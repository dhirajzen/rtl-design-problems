==> flow/design.v <==
module clockDivider (
  input clk,
  input resetn,
  output logic div2,
  output logic div4,
  output logic div6
);
    logic cnt2;
    logic [1:0] cnt4;
    logic [3:0] cnt6;
    always @(posedge clk) begin
        if (!resetn) begin
            cnt2 <= 0;
            cnt4 <= 0;
            cnt6 <= 0;
        end else begin
            cnt2 <= cnt2 + 1;
            cnt4 <= cnt4 + 1;
            cnt6 <= (cnt6 + 1) % 6;
        end
    end
    assign div2 = (cnt2 == 1);
    assign div4 = (cnt4 == 1) || (cnt4 == 2);
    assign div6 = (cnt6 == 1) || (cnt6 == 2) || (cnt6 == 3);
endmodule
Reports on clockDivider
What the tools print for clockDivider, step after step.
Line numbers count from 1 in the design file above.
Operators: Yosys type, input widths -> output width; for muxes data width and select width s.
A cell with n/a has no value.
Design
  design top: clockDivider
  clock port: clk
  standard-cell library: sky130hd
  library corner: tt_025C_1v80

Word level
Yosys after proc, flatten, opt, wreduce and memory -nomap, before mapping. Enables and synchronous resets that opt folds into registers are not counted as muxes. Memory bits, and registers merged into a memory's read port (data or address), are not among the register bits. Print and check cells are not counted. Equal cells are merged and count once.
Word-level totals
  register bits: 7
  input bits: 2
  output and inout bits: 3
  elaborated cells: 15
Operators by class
  add/sub/neg operators: 3
  div/mod/pow operators: 1
  eq/ne operators: 5
  reduce/logical cells: 3
Operator list (count)
  $mod 32x3->32 const B: 1
  $eq 4x2->1 const B: 2
  $add 4x1->5 const B: 1
  $eq 4x1->1 const B: 1
  $logic_or 1x1->1: 3
  $add 2x1->2 const B: 1
  $eq 2x1->1 const B: 1
  $eq 2x2->1 const B: 1
  $add 1x1->1 const B: 1

Longest topological paths
Depth = most cells in a row (Yosys ltp): at word level without a register or memory, in the mapped netlist without a sequential cell, where the memories' decode and read muxes count.
Depth
  word-level depth: 3
  ABC_AREA: 0
  mapped depth: 10
  mapped depth without buffers: 10

After synthesis
Source: synth_stat.txt of the flow (Yosys; design flattened, memories mapped). It holds for the ABC_AREA given above (unset counts as 0); a run with the other value may have another netlist.
Synthesis totals
  cells in the netlist: 54
  chip area (Yosys): 474.2 um^2
  flip-flop cells: 7
  buffers: 1
Cell types (count)
  sky130_fd_sc_hd__dfxtp_1: 7
  sky130_fd_sc_hd__ha_1: 6
  sky130_fd_sc_hd__nor2b_1: 4
  sky130_fd_sc_hd__nand2_1: 5
  sky130_fd_sc_hd__a22o_4: 1
  sky130_fd_sc_hd__inv_1: 4
  sky130_fd_sc_hd__mux2_4: 1
  sky130_fd_sc_hd__nor2_1: 4
  sky130_fd_sc_hd__nor3b_1: 2
  sky130_fd_sc_hd__mux2_2: 1
  sky130_fd_sc_hd__o221a_1: 1
  sky130_fd_sc_hd__o21ai_0: 2
  sky130_fd_sc_hd__o311ai_0: 1
  sky130_fd_sc_hd__xnor2_1: 1
  sky130_fd_sc_hd__xor2_1: 1
  sky130_fd_sc_hd__and2b_1: 1
  sky130_fd_sc_hd__o21a_1: 1
  sky130_fd_sc_hd__a31oi_1: 1
Not listed: further types 10, cells in them 10.

Timing after synthesis
OpenSTA on the mapped netlist: ideal clock, no wires. The path of least setup slack (recovery checks aside). Input and output delay are each 20% of the period. Register names are those of the netlist, which keeps one name where synthesis merged equal registers.
Timing post-synthesis
  path kind: reg-to-reg
  start: reg cnt6[0]
  end: reg cnt6[2]
  period: 2.14 ns
  arrival: 1.918 ns
  path slack: 0.102 ns
  path delay: 2.038 ns
  driving pins on the path: 10
  path buffers: 0
  synthesis period reached: 2.038 ns
"path delay" = arrival - input delay + setup time.
"driving pins on the path": output pins that drive a net of the path, with the launching flip-flop's if there is one; two outputs of one cell count as two.
"synthesis period reached" = period - worst setup slack (recovery checks aside). The figure is calculated, with input and output delays left at 20% of the set period.
The rows between start and end are the longest chain of elaborated cells between them; the timing report does not say that the signal goes this way. Where chains are equally long, one stands for them.
A line is the first line of the expression or statement that the cell stems from. Yosys adds cells for indexed reads and writes and turns some case tables into memories.
On the way, post-synthesis
  path through: sky130_fd_sc_hd__dfxtp_1 > sky130_fd_sc_hd__ha_1 > sky130_fd_sc_hd__and3_1 > sky130_fd_sc_hd__ha_1 > sky130_fd_sc_hd__nor2b_1 > sky130_fd_sc_hd__o21ai_0 > sky130_fd_sc_hd__a22o_4 > sky130_fd_sc_hd__ha_1 > sky130_fd_sc_hd__a31oi_1 > sky130_fd_sc_hd__nor3b_1
  cells in the longest elaborated chain: 2
  elaborated cells between the ends (all ways): 2
  source lines of those cells: 1
  classes of those cells: add/sub: 1; div: 1
RTL lines, path post-synthesis
  start: declaration: line 10  | logic [3:0] cnt6;
  start: assignment: line 15  | cnt6 <= 0;
  start: assignment: line 19  | cnt6 <= (cnt6 + 1) % 6;
  $add 4x1->5: line 19
  $mod 32x3->32: line 19
  end: assignment: line 15
  end: assignment: line 19
  end: declaration: line 10

Worst path after layout
Path of least setup slack in the final report of job 2 (OpenROAD, finished layout, wires in). Where an end is a register, its clock arrival counts in the times.
Timing post-layout
  path kind: reg-to-reg
  start: reg cnt6[1]
  end: reg cnt6[1]
  period: 2.35 ns
  arrival: 2.03 ns
  path slack: 0.46 ns
  driving pins on the path: 9
  path buffers: 0
The rows between start and end are the longest chain of elaborated cells between them; the timing report does not say that the signal goes this way. Where chains are equally long, one stands for them.
On the way, post-layout
  path through: sky130_fd_sc_hd__dfxtp_4 > sky130_fd_sc_hd__ha_4 > sky130_fd_sc_hd__and3_4 > sky130_fd_sc_hd__ha_4 > sky130_fd_sc_hd__nand2b_4 > sky130_fd_sc_hd__mux2_4 > sky130_fd_sc_hd__o21a_1 > sky130_fd_sc_hd__nor2b_4 > sky130_fd_sc_hd__o221a_1
  cells in the longest elaborated chain: 2
  elaborated cells between the ends (all ways): 2
  source lines of those cells: 1
  classes of those cells: add/sub: 1; div: 1
RTL lines, path post-layout
  start: declaration: line 10  | logic [3:0] cnt6;
  start: assignment: line 15  | cnt6 <= 0;
  start: assignment: line 19  | cnt6 <= (cnt6 + 1) % 6;
  $add 4x1->5: line 19
  $mod 32x3->32: line 19
  end: assignment: line 15
  end: assignment: line 19
  end: declaration: line 10

# Flow runs of clockDivider

Record of 2 stored runs of the RTL-to-layout flow on clockDivider, platform sky130hd. The runs are unordered. Constraints: input delay and output delay 20% of the set period each, output load 0.01 pF.
"achieved clock period (ns)" = clock period - worst setup slack. The figure is calculated, with input and output delays left at 20% of the set period.
"worst setup path time (ns)": the worst setup path's part of the clock period (all of it between registers, 20% less for each end at a port) less its slack. A launch clock that arrives late makes it longer, a capture clock that arrives late makes it shorter.
By "finish__power__total" is meant OpenSTA's value without simulated activity: inputs other than the clock are taken to toggle once in ten clock periods, and the tool carries that through the logic.

settings of job 1
{
  "period_ns": 1.96,
  "CORE_UTILIZATION": 69,
  "CORE_ASPECT_RATIO": 1.0,
  "CORE_MARGIN": 5,
  "ABC_AREA": 1,
  "SLEW_MARGIN": 20,
  "MIN_ROUTING_LAYER": "met2",
  "CAP_MARGIN": 20
}
report of job 1: did not finish, floorplan, PDN-0185

settings of job 2
{
  "period_ns": 2.35,
  "SETUP_SLACK_MARGIN": 0.7,
  "CAP_MARGIN": 20,
  "CORE_MARGIN": 2,
  "CORE_UTILIZATION": 40,
  "SLEW_MARGIN": 20
}
report of job 2
yosys chip area after synthesis (um^2): 474.2
finish__design__die__area: 1476.9
finish__design__instance__area__stdcell: 725.7
finish__design__instance__utilization: 0.6532
finish__timing__setup__ws: 0.462
finish__timing__setup__tns: 0.000
finish__timing__hold__ws: 0.416
finish__power__total: 5.122e-04
achieved clock period (ns): 1.888
worst setup path time (ns): 1.89
worst setup path kind: reg-to-reg
