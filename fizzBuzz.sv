==> flow/design.v <==
module fizzBuzz #(parameter
    FIZZ=3,
    BUZZ=5,
    MAX_CYCLES=100
) (
    input clk,
    input resetn,
    output logic fizz,
    output logic buzz,
    output logic fizzbuzz
);
    logic [$clog2(MAX_CYCLES)-1:0] counter;
    logic [$clog2(FIZZ)-1:0] fizz_cnt;
    logic [$clog2(BUZZ)-1:0] buzz_cnt;
    always @(posedge clk) begin
        if (!resetn || counter >= MAX_CYCLES-1) begin
            counter <= 0;
            fizz_cnt <= 0;
            buzz_cnt <= 0;
        end else begin
            counter <= counter + 1;
            fizz_cnt <= (fizz_cnt == FIZZ-1) ? 0 : fizz_cnt + 1;
            buzz_cnt <= (buzz_cnt == BUZZ-1) ? 0 : buzz_cnt + 1;
        end
    end
    assign fizz = (fizz_cnt == 0);
    assign buzz = (buzz_cnt == 0);
    assign fizzbuzz = (fizz_cnt == 0) && (buzz_cnt == 0);
endmodule
## From RTL to reports: fizzBuzz

Tool output for the design above, in the order of the flow.
Lines are those of the file above, counted from 1.
Operators carry their Yosys type and port widths (W data, S select, Z words).
Library cell names are shortened.
The mark - stands for no value.

| design | value |
|---|---|
| design top | fizzBuzz |
| clock input | clk |
| library | sky130hd |
| corner | tt_025C_1v80 |

## Elaborated design

Source: Yosys, flattened and elaborated, memories not mapped. Widths are those after wreduce. Registers that Yosys merges into a memory's read port (data or address) are not register bits. Print and check cells do not count. Equal cells are merged and count once.

| bit counts | value |
|---|---|
| word-level cells | 16 |
| bits of input ports | 2 |
| output and inout bits | 3 |
| flip-flop bits (word level) | 12 |

| operators by class | value |
|---|---|
| equality and inequality tests | 2 |
| $add $sub $neg | 3 |
| magnitude comparators | 1 |
| reductions and logical operators | 7 |

Operators with widths:

| cell | count |
|---|---|
| $add A7 B1 Y7 const B | 1 |
| $ge A7 B7 Y1 const B | 1 |
| $reduce_or A2 Y1 | 2 |
| $add A3 B1 Y3 const B | 1 |
| $eq A3 B3 Y1 const B | 1 |
| $logic_not A3 Y1 | 1 |
| $add A2 B1 Y2 const B | 1 |
| $eq A2 B2 Y1 const B | 1 |
| $logic_not A2 Y1 | 1 |
| $logic_and A1 B1 Y1 | 1 |
| $logic_or A1 B1 Y1 | 1 |
| $logic_not A1 Y1 | 1 |

## Logic depth

Longest topological path by Yosys (ltp), each cell counted once; first at word level (registers and memories cut), then after technology mapping (sequential cells cut; the memories' decode and read muxes count).

| logic depth | value |
|---|---|
| depth after elaboration | 3 |
| ABC_AREA | 0 |
| gate-level depth with buffers | 5 |
| gate-level depth less buffers | 5 |

## Mapped cells and area

Source: synth_stat.txt of the flow (Yosys; design flattened, memories mapped). It holds for the ABC_AREA given above (unset counts as 0); a run with the other value may have another netlist.
The area totals of this step are shown rounded.

| mapped netlist | value |
|---|---|
| mapped flip-flops | 12 |
| buffers | 0 |
| chip area (Yosys) | 590 um2 |
| cells in the netlist | 59 |
| sequential part of the area | 240 um2 |

Cell types:

| type | count | total area (um2) |
|---|---|---|
| dfxtp_1 | 12 | 240.23 |
| ha_1 | 5 | 62.56 |
| nor3b_2 | 2 | 25.024 |
| a21boi_2 | 2 | 22.522 |
| inv_1 | 6 | 22.522 |
| nand2_1 | 6 | 22.522 |
| nor2_1 | 6 | 22.522 |
| a31oi_4 | 1 | 21.27 |
| nor4_4 | 1 | 21.27 |
| xor2_1 | 2 | 17.517 |
| and2_1 | 2 | 12.512 |
| nor2b_1 | 2 | 12.512 |
| a41o_2 | 1 | 11.261 |
| a21oi_1 | 2 | 10.01 |
| nand3_1 | 2 | 10.01 |
| a41oi_1 | 1 | 8.758 |
| nand4b_1 | 1 | 8.758 |
| xnor2_1 | 1 | 8.758 |

Not listed: further types 4, cells in them 4.

## Timing after synthesis

Path of least setup slack by OpenSTA after synthesis, without wires, with an ideal clock, recovery checks aside; 20% of the period is set as input and as output delay. Where synthesis merged equal registers, the netlist keeps one of their names.

| timing after synthesis | value |
|---|---|
| path kind | register -> output |
| from | reg buzz_cnt[0] |
| to | out fizzbuzz |
| driving pins on the path | 5 |
| time at the first pin | 0.000 ns |
| setup slack | 1.165 ns |
| period | 2.67 ns |
| external output delay | 0.534 ns |
| delay of the path | 0.971 ns |
| required time | 2.136 ns |
| buffers on the path | 0 |
| arrival time | 0.971 ns |
| synthesis period reached | 1.505 ns |

"delay of the path" is the arrival time less input delay plus setup time.
A path that ends at an output port has no setup time.
"driving pins on the path": output pins that drive a net of the path, with the launching flip-flop's if there is one; two outputs of one cell count as two.
"synthesis period reached" = period - worst setup slack (recovery checks aside). The figure is calculated, with input and output delays left at 20% of the set period.
The rows between start and end are the longest chain of elaborated cells between them; the timing report does not say that the signal goes this way. Where chains are equally long, one stands for them.
Each line given opens the expression or statement behind the cell; cells for indexed reads and writes are added by Yosys, which also makes memories of some case tables.

| on the way, after synthesis | value |
|---|---|
| path through | dfxtp_1 > inv_1 > ha_1 > nor2b_1 > and2_1 |
| cells in the longest elaborated chain | 2 |
| elaborated cells on any way between the ends | 2 |
| those cells by class | 2 x reduce/logical |

Ends and longest elaborated chain, after synthesis:

| element | RTL line | text |
|---|---|---|
| start, declared | 14 | `logic [$clog2(BUZZ)-1:0] buzz_cnt;` |
| start, assigned | 19 | `buzz_cnt <= 0;` |
| start, assigned | 23 | `buzz_cnt <= (buzz_cnt == BUZZ-1) ? 0 : buzz_cnt + 1;` |
| $logic_not A3 Y1 | 28 | `assign fizzbuzz = (fizz_cnt == 0) && (buzz_cnt == 0);` |
| $logic_and A1 B1 Y1 | 28 |  |
| end, declared | 10 | `output logic fizzbuzz` |

Nets of the timed path that keep an RTL name, with a line that drives or declares them; the list need not be complete.

Nets with RTL names, path after synthesis:

| signal | RTL line | text |
|---|---|---|
| buzz | 27 | `assign buzz = (buzz_cnt == 0);` |

## Worst path after layout

Path of least setup slack in the final report of flow run 1 (OpenROAD, finished layout, wires in). Where an end is a register, its clock arrival counts in the times.

| timing after layout | value |
|---|---|
| path kind | register -> output |
| from | reg buzz_cnt[1] |
| to | out fizzbuzz |
| required time | 0.62 ns |
| setup slack | -0.54 ns |
| external output delay | 0.15 ns |
| driving pins on the path | 6 |
| buffers on the path | 1 |
| time at the first pin | 0.27 ns |
| arrival time | 1.16 ns |
| period | 0.774 ns |

The rows between start and end are the longest chain of elaborated cells between them; the timing report does not say that the signal goes this way. Where chains are equally long, one stands for them.

| on the way, after layout | value |
|---|---|
| path through | dfxtp_2 > inv_2 > ha_4 > nor2b_4 > and2_4 > buf_6 |
| cells in the longest elaborated chain | 2 |
| elaborated cells on any way between the ends | 2 |
| those cells by class | 2 x reduce/logical |

Ends and longest elaborated chain, after layout:

| element | RTL line | text |
|---|---|---|
| start, declared | 14 | `logic [$clog2(BUZZ)-1:0] buzz_cnt;` |
| start, assigned | 19 | `buzz_cnt <= 0;` |
| start, assigned | 23 | `buzz_cnt <= (buzz_cnt == BUZZ-1) ? 0 : buzz_cnt + 1;` |
| $logic_not A3 Y1 | 28 | `assign fizzbuzz = (fizz_cnt == 0) && (buzz_cnt == 0);` |
| $logic_and A1 B1 Y1 | 28 |  |
| end, declared | 10 | `output logic fizzbuzz` |

==> runs of fizzBuzz <==
Design fizzBuzz on sky130hd. What follows are 2 stored runs of the flow, each under its own settings; their order means nothing. The constraints put input and output delay at 20% of the set period each and load the outputs with 0.01 pF.
"period reached" is the run's clock period less its worst setup slack. It is reckoned from that one timing run; input and output delays stay at 20% of the period that was set.
"time on the worst setup path": the worst setup path's part of the clock period (all of it between registers, 20% less for each end at a port) less its slack. A launch clock that arrives late makes it longer, a capture clock that arrives late makes it shorter.
"power" is the tool's figure for a default switching activity; nothing was simulated.
Results are given in rounded form.
A setting shown as -- is not set for that run.

| run name | period_ns | CORE_UTILIZATION | SETUP_SLACK_MARGIN | PLACE_DENSITY_LB_ADDON | CELL_PAD_IN_SITES_DETAIL_PLACEMENT | GPL_TIMING_DRIVEN | CTS_CLUSTER_SIZE | CAP_MARGIN | SLEW_MARGIN | CORE_MARGIN | HOLD_SLACK_MARGIN | ABC_AREA | GPL_ROUTABILITY_DRIVEN | MIN_ROUTING_LAYER | synthesized cell area (um2) | die size (um2) | post-layout utilization | lowest setup slack (ns) | total negative slack on setup checks (ns) | power (mW) | period reached (ns) | time on the worst setup path (ns) | worst setup path kind |
|---|---|---|---|---|---|---|---|---|---|---|---|---|---|---|---|---|---|---|---|---|---|---|---|
| flow run 1 | 0.774 | 35 | 0.15 | 0.24 | 0 | 0 | 19 | 10 | 0 | 2 | -- | -- | -- | -- | 590 | 2000 | 0.57 | -0.54 | -5.7 | 3.1 | 1.316 | 1.16 | register -> output |
| flow run 2 | 1.46 | 43 | -- | 0.04 | -- | -- | -- | 35 | 20 | 4 | -0.07 | 1 | 0 | met2 | 550 | 1900 | 0.59 | 0.044 | 0.000 | 0.81 | 1.416 | 1.12 | register -> output |
